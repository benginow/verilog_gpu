==> flow/design.v <==
module regs(input clk,
            input [3:0] rin0, output reg[31:0] rout0,
            input [3:0] rin1, output reg[31:0] rout1,
            input       wen0, input[3:0] win0, input[31:0] wdata0,
            input [1:0] rpred, output reg predout,
            input       wpreden, input[1:0] wpred, input write_pred_value,
            input       writing_regs, input[255:0] change_me,
            input       give_me, output reg [255:0] the_regs
            );
   reg [31:0]           data[0:15];
   reg                  pred[3:0];
   initial pred[0] = 1;
   initial pred[1] = 1;
   initial pred[2] = 1;
   initial pred[3] = 1;
   integer              i;
   always @(posedge clk) begin
      if (writing_regs) begin
         for (i = 0; i < 8; i = i + 1) begin
            data[i] <= change_me[(32*(8 - i - 1)+31)-:32];
         end
         i = 0;
      end
      for (i = 0; i < 8; i = i + 1) begin
        the_regs[(32*(8 - i - 1)+31)-:32] <= data[i];
      end
      i = 0;
      rout0 <= data[rin0];
      rout1 <= data[rin1];
      predout <= pred[rpred];
      if (wen0) begin
         data[win0] <= wdata0;
      end
      if (wpreden) begin
         pred[wpred] <= write_pred_value;
      end
   end
endmodule
---- Tool chain data of regs ----
What the tools print for regs, step after step.
Lines are those of the file above, counted from 1.
Operators carry their Yosys type and port widths (W data, S select, Z words).
Library cell names are shortened.
A cell with - has no value.
set-up
  top module .............................. regs
  clock port .............................. clk
  library ................................. sky130hd
  library corner .......................... tt_025C_1v80

---- Word-level counts ----
Counts by Yosys on the flattened word-level netlist (proc, flatten, opt, wreduce; memories kept). Register bits leave out memories and registers merged into their read ports (data or address); mux counts leave out enables and synchronous resets folded into registers. Print and check cells are left out. Cells with the same type and inputs are merged into one.
Yosys's memory passes give these memory sizes; they may raise the number of words (mostly to a power of two), join words into wider ones and drop unused or constant bits.
bit counts
  input bits .............................. 310
  elaborated cells ........................ 17
  output and inout bits ................... 321
  memory cells ............................ 2
  register bits after elaboration ......... 0
  memory bits (writable) .................. 516
cells by class
  multiplexer cells ....................... 15
memory list
  memory  depth  bits a word  line  RTL
  data    16     32           10    reg [31:0]           data[0:15];
  pred    4      1            11    reg                  pred[3:0];
operator list
  operator  number
  $mux W32  9
  $mux W4   1
  $mux W1   4
  $mux W2   1

---- Longest topological paths ----
Depth = most cells in a row (Yosys ltp): at word level without a register or memory, in the mapped netlist without a sequential cell, where the memories' decode and read muxes count.
logic depth
  depth after elaboration ................. 1
  ABC_AREA ................................ 0
  depth in mapped cells ................... 5
  gate-level depth less buffers ........... 3

---- Mapped cells and area ----
Yosys stat after the flow's synthesis: flattened, memories mapped to cells. It holds for the ABC_AREA given above (unset counts as 0); a run with the other value may have another netlist.
cells by type
  type      number  total area (µm²)
  edfxtp_1  516     1.55E+04
  dfxtp_1   321     6.43E+03
  mux4_2    257     5.79E+03
  mux2_2    227     2.56E+03
  a22oi_1   128     960.922
  mux2_4    29      435.418
  buf_2     52      260.25
  nand2_1   67      251.491
  clkbuf_1  46      172.666
  nor2_1    11      41.29
  buf_4     5       37.536
  nand2b_1  6       37.536
  buf_6     3       33.782
  buf_1     8       30.029
  nor2b_1   4       25.024
  or2_2     4       25.024
  nand3b_2  2       22.522
  nand3b_4  1       20.019
Other cell types: 10; their cells: 14.
synthesis totals
  sequential part of the area ............. 21921.0 µm²
  synthesis area .......................... 32713.9 µm²
  flip-flop cells ......................... 837
  standard cells after synthesis .......... 1701
  buffer cells ............................ 114

---- Path before layout ----
Source: OpenSTA report_checks on the synthesized netlist (no wires, ideal clock, input and output delay 20% of the period each), path of least setup slack; recovery checks are left aside. Register names are those of the netlist, which keeps one name where synthesis merged equal registers.
timing path after synthesis
  path type ............................... input port to flip-flop
  from .................................... in win0[2]
  to ...................................... mem data[8][0]
  path slack .............................. -0.221 ns
  input delay ............................. 0.664 ns
  data arrival time ....................... 3.080 ns
  required time ........................... 2.859 ns
  launch time at the first pin ............ 0.664 ns
  setup time .............................. 0.461 ns
  delay of the path ....................... 2.877 ns
  clock period ............................ 3.32 ns
  stages on the path ...................... 2
  path buffers ............................ 0
  period reached after synthesis .......... 3.541 ns
"delay of the path" = arrival - input delay + setup time.
"stages on the path": output pins that drive a net of the path, with the launching flip-flop's if there is one; two outputs of one cell count as two.
"period reached after synthesis" = period - worst setup slack (recovery checks aside). The figure is calculated, with input and output delays left at 20% of the set period.
The rows between start and end are the longest chain of elaborated cells between them; the timing report does not say that the signal goes this way. Where chains are equally long, one stands for them.
Each line given opens the expression or statement behind the cell; cells for indexed reads and writes are added by Yosys, which also makes memories of some case tables.
on the way, after synthesis
  path through ............................ nand3b_1 nor3_1
  cells in the longest elaborated chain ... 1
  elaborated cells on any way between the ends .. 1
  source lines of those cells ............. 1
  those cells by class .................... 1 x mux
RTL lines, path after synthesis
  element      line  RTL
  from (decl)  4     input       wen0, input[3:0] win0, input[31:0] wdata0,
  $mux W4      31    if (wen0) begin
  to (decl)    10    reg [31:0]           data[0:15];

---- Timing after layout ----
Path of least setup slack in the final report of run 1 (OpenROAD, finished layout, wires in). Where an end is a register, its clock arrival counts in the times.
timing path post-layout
  path type ............................... input port to flip-flop
  from .................................... in win0[1]
  to ...................................... mem data[5][12]
  path slack .............................. 1.12 ns
  path buffers ............................ 2
  setup time .............................. 0.37 ns
  required time ........................... 3.86 ns
  input delay ............................. 0.72 ns
  data arrival time ....................... 2.73 ns
  launch time at the first pin ............ 0.72 ns
  clock period ............................ 3.6 ns
  stages on the path ...................... 5
The rows between start and end are the longest chain of elaborated cells between them; the timing report does not say that the signal goes this way. Where chains are equally long, one stands for them.
on the way, post-layout
  path through ............................ clkdlybuf4s50_1 nand2b_1 nor2_4 or2_2 buf_4
  cells in the longest elaborated chain ... 1
  elaborated cells on any way between the ends .. 1
  source lines of those cells ............. 1
  those cells by class .................... 1 x mux
RTL lines, path post-layout
  element      line  RTL
  from (decl)  4     input       wen0, input[3:0] win0, input[31:0] wdata0,
  $mux W4      31    if (wen0) begin
  to (decl)    10    reg [31:0]           data[0:15];

Record of 2 stored runs of the RTL-to-layout flow on regs, platform sky130hd. The runs are unordered. Constraints: input delay and output delay 20% of the set period each, output load 0.01 pF.
"time on the worst setup path" is the time allowed to the run's worst setup path (the clock period less input and output delay, where it has them) less its slack. Clock arrival times count: a late capture clock shortens it, a late launch clock lengthens it.

======== run 1 ========
==> flow/run.sh <==
#!/bin/bash
# the make line also repeats the synthesis and layout settings of config.mk as NAME=value (left out here)
make -C /OpenROAD-flow-scripts/flow DESIGN_CONFIG=/design/flow/config.mk WORK_HOME=/design/flow/orfs CLKGATE_MAP_FILE= finish
==> flow/config.mk <==
export PLATFORM = sky130hd
export DESIGN_NAME = regs
export DESIGN_NICKNAME = regs
export VERILOG_FILES = /design/flow/design.v
export SDC_FILE = /design/flow/constraint.sdc
export NUM_CORES = 4
export LEC_CHECK = 0
export CAP_MARGIN = 20
export CORE_MARGIN = 2
export CORE_UTILIZATION = 40
export SETUP_SLACK_MARGIN = -0.15
export SLEW_MARGIN = 20
==> flow/constraint.sdc <==
create_clock -name core_clock -period 3.6 [get_ports {clk}]
set_input_delay 0.7200 -clock core_clock [delete_from_list [all_inputs] [get_ports {clk}]]
set_output_delay 0.7200 -clock core_clock [all_outputs]
set_load 0.01 [all_outputs]

-------- measured, run 1 --------
  overall die area ........................ 84088.4 µm²
  smallest setup slack .................... 1.124 ns
  std-cell area (final layout) ............ 43670.6 µm²
  post-synthesis cell area ................ 32713.9 µm²
  time on the worst setup path ............ 1.76 ns
  critical path type ...................... input port to flip-flop
  worst-case hold slack ................... 0.376 ns

======== run 2 ========
==> flow/run.sh <==
#!/bin/bash
# the make line also repeats the synthesis and layout settings of config.mk as NAME=value (left out here)
make -C /OpenROAD-flow-scripts/flow DESIGN_CONFIG=/design/flow/config.mk WORK_HOME=/design/flow/orfs CLKGATE_MAP_FILE= finish
==> flow/config.mk <==
export PLATFORM = sky130hd
export DESIGN_NAME = regs
export DESIGN_NICKNAME = regs
export VERILOG_FILES = /design/flow/design.v
export SDC_FILE = /design/flow/constraint.sdc
export NUM_CORES = 4
export LEC_CHECK = 0
export CAP_MARGIN = 20
export CORE_ASPECT_RATIO = 1.2
export CORE_MARGIN = 2
export CORE_UTILIZATION = 70
export CTS_CLUSTER_DIAMETER = 57
export CTS_CLUSTER_SIZE = 75
export HOLD_SLACK_MARGIN = 0.21
export PLACE_DENSITY = 0.9
export SETUP_SLACK_MARGIN = 1.44
export SLEW_MARGIN = 20
==> flow/constraint.sdc <==
create_clock -name core_clock -period 5.7 [get_ports {clk}]
set_input_delay 1.1400 -clock core_clock [delete_from_list [all_inputs] [get_ports {clk}]]
set_output_delay 1.1400 -clock core_clock [all_outputs]
set_load 0.01 [all_outputs]

-------- measured, run 2 --------
  overall die area ........................ 48486.9 µm²
  smallest setup slack .................... 1.944 ns
  std-cell area (final layout) ............ 41081.9 µm²
  post-synthesis cell area ................ 32713.9 µm²
  time on the worst setup path ............ 2.62 ns
  critical path type ...................... input port to flip-flop
  worst-case hold slack ................... 0.404 ns
