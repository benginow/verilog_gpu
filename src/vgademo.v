==> flow/design.v <==
module vgademo(
               input             clk,
               output reg [23:0] pixel,
               output reg [9:0]  counterX,
               output reg [9:0]  counterY,
               output reg        done
               );
   initial counterX = 0;
   initial counterY = 0;
   initial done = 0;
   wire                          counterXMaxed = (counterX == 639);
   wire                          counterYMaxed = (counterY == 479);
   always @(posedge clk)
     begin
        if (counterXMaxed)
          begin
             counterX <= 0;
             if (counterYMaxed)
               begin
                  counterY <= 0;
                  done <= 1;
               end
             else
               counterY <= counterY + 1;
          end
        else
          counterX <= counterX + 1;
        pixel <= 24'hff0000;
     end
endmodule
# Step by step through the tools: vgademo
# What the tools print for vgademo, step after step.
# Lines are those of the file above, counted from 1.
# Operators: Yosys type, input widths -> output width; for muxes data width and select width s.
# Cell names lack the library's common part.
# The mark n/a stands for no value.
[design]
top = "vgademo"
clk_port = "clk"
lib = "sky130hd"
lib_corner = "tt_025C_1v80"

# Word level
# Source: Yosys, flattened and elaborated, memories not mapped. Widths are those after wreduce. Registers that Yosys merges into a memory's read port (data or address) are not register bits. Print and check cells do not count. Equal cells are merged and count once.
[classes]
n_reduce_logical = 1
addsub = 2
n_eq = 2
[ops]
columns = ["op", "count"]
rows = [
  ["$add 10x1->10 const B", 2],
  ["$eq 10x10->1 const B", 1],
  ["$eq 10x9->1 const B", 1],
  ["$reduce_and 2->1", 1],
]
[bits]
regBits = 21
output_inout_bits = 45

# Depth
# Yosys ltp: most cells in a row. Word level: on the elaborated netlist, between registers, memories and ports. Mapped: between sequential cells and ports; inverters and the memories' decode and read muxes count.
[logic_depth]
ltp_word = 2
abc_area = 0
depth_mapped = 4
ltp_nobuf = 4

# After synthesis
# Yosys stat after the flow's synthesis: flattened, memories mapped to cells. It holds for the ABC_AREA given above (unset counts as 0); a run with the other value may have another netlist.
[synth_totals]
seq_area_um2 = 530.5
flip_flops = 21
area_um2 = 1167.4
cell_count = 117
[by_type]
columns = ["type", "count", "area_total_um2"]
rows = [
  ["edfxtp_1", 11, 330.317],
  ["dfxtp_1", 10, 200.192],
  ["buf_4", 24, 180.173],
  ["nand3_1", 9, 45.043],
  ["xor2_1", 5, 43.792],
  ["xnor2_1", 4, 35.034],
  ["nand2_1", 8, 30.029],
  ["nor3_1", 6, 30.029],
  ["ha_1", 2, 25.024],
  ["nor2_1", 5, 18.768],
  ["o22a_1", 2, 17.517],
  ["or3b_1", 2, 17.517],
  ["inv_1", 4, 15.014],
  ["nor2b_1", 2, 12.512],
  ["or3_1", 2, 12.512],
  ["mux2_2", 1, 11.261],
  ["nand4bb_1", 1, 11.261],
  ["a21oi_1", 2, 10.01],
]
# Not listed: further types 15, cells in them 17.

# Timing after synthesis
# OpenSTA on the mapped netlist: ideal clock, no wires. The path of least setup slack (recovery checks aside). Input and output delay are each 20% of the period. Register names are those of the netlist, which keeps one name where synthesis merged equal registers.
[synth_timing]
kind = "reg2reg"
start = "register counterX[0]"
end = "register done"
setup_time_ns = 0.295
path_slack_ns = 0.746
driving_pins = 5
t_first_pin_ns = 0.000
arrival_ns = 1.999
clock_period_ns = 3.04
n_path_buf = 0
path_delay_ns = 2.294
period_less_setup_slack_ns = 2.294
# "path_delay_ns" is the arrival time less input delay plus setup time.
# "driving_pins" counts driving pins, that of a launching flip-flop among them; a cell with two outputs on the path counts twice.
# "period_less_setup_slack_ns" = period - worst setup slack (recovery checks aside). The figure is calculated, with input and output delays left at 20% of the set period.
# Between the ends stands the longest chain of elaborated cells between them, by number of cells; it is not shown to be the way that was timed. Of several equally long chains one is given.
# A line is the first line of the expression or statement that the cell stems from. Yosys adds cells for indexed reads and writes and turns some case tables into memories.
[synth_via]
path_cell_list = "dfxtp_1 -> ha_1 -> nand4bb_1 -> nor3_1 -> and2_1"
elab_chain_len = 2
cone_cells = 2
cone_lines = 1
[synth_lines]
columns = ["item", "line_no", "rtl"]
rows = [
  ["from (decl)", 4, "output reg [9:0]  counterX,"],
  ["from (assign)", 17, "counterX <= 0;"],
  ["from (assign)", 27, "counterX <= counterX + 1;"],
  ["$eq 10x10->1", 11, "wire                          counterXMaxed = (counterX == 639);"],
  ["$reduce_and 2->1", "n/a", ""],
  ["to (assign)", 21, "done <= 1;"],
  ["to (decl)", 6, "output reg        done"],
]

# Worst path after layout
# From the final timing report of flow run A: the path of least setup slack in the routed layout; clock arrival at registers is part of the times.
[layout_timing]
kind = "reg2reg"
start = "register counterY[0]"
end = "register done"
path_slack_ns = 0.77
driving_pins = 5
setup_time_ns = 0.26
arrival_ns = 1.93
t_first_pin_ns = 0.29
clock_period_ns = 2.67
n_path_buf = 0
# Between the ends stands the longest chain of elaborated cells between them, by number of cells; it is not shown to be the way that was timed. Of several equally long chains one is given.
[layout_via]
path_cell_list = "edfxtp_1 -> ha_1 -> nand4_1 -> nor3_2 -> and2_1"
elab_chain_len = 2
cone_cells = 2
cone_lines = 1
[layout_lines]
columns = ["item", "line_no", "rtl"]
rows = [
  ["from (decl)", 5, "output reg [9:0]  counterY,"],
  ["from (assign)", 20, "counterY <= 0;"],
  ["from (assign)", 24, "counterY <= counterY + 1;"],
  ["$eq 10x9->1", 12, "wire                          counterYMaxed = (counterY == 479);"],
  ["$reduce_and 2->1", "n/a", ""],
  ["to (assign)", 21, "done <= 1;"],
  ["to (decl)", 6, "output reg        done"],
]

# Flow measurements of vgademo on sky130hd: 2 stored runs with different settings, listed in no order. Input and output delays are each 20% of the period that was set; the output load is 0.01 pF.
# By "period_less_ws_ns" is meant the clock period of the run minus its worst setup slack. This is arithmetic on one report: input and output delays are still those of the set period (20% each).
# "power.total_w" is the tool's figure for a default switching activity; nothing was simulated.

[[run]]
name = "flow run A"
[run.settings]
period_ns = 2.67
CORE_UTILIZATION = 60
SETUP_SLACK_MARGIN = -0.16
PLACE_DENSITY = 0.41
CORE_ASPECT_RATIO = 1.93
CORE_MARGIN = 6
CELL_PAD_IN_SITES_DETAIL_PLACEMENT = 0
SLEW_MARGIN = 25
MAX_ROUTING_LAYER = "met4"
CAP_MARGIN = 20
[run.results]
synth_chip_area_um2 = 1167.4
die_area_um2 = 3206.0
final_util_frac = 0.758
final_setup_ws_ns = 0.768
timing.setup.tns_ns = 0.000
power.total_w = 0.0005016
period_less_ws_ns = 1.902

[[run]]
name = "flow run B"
[run.settings]
period_ns = 3.41
CORE_UTILIZATION = 70
PLACE_DENSITY_LB_ADDON = 0.21
CELL_PAD_IN_SITES_GLOBAL_PLACEMENT = 2
TNS_END_PERCENT = 45
GPL_TIMING_DRIVEN = 0
CTS_CLUSTER_DIAMETER = 171
MIN_ROUTING_LAYER = "met2"
CAP_MARGIN = 20
CORE_MARGIN = 2
SLEW_MARGIN = 20
[run.results]
outcome = "unfinished; error FLW-0024 in placement"
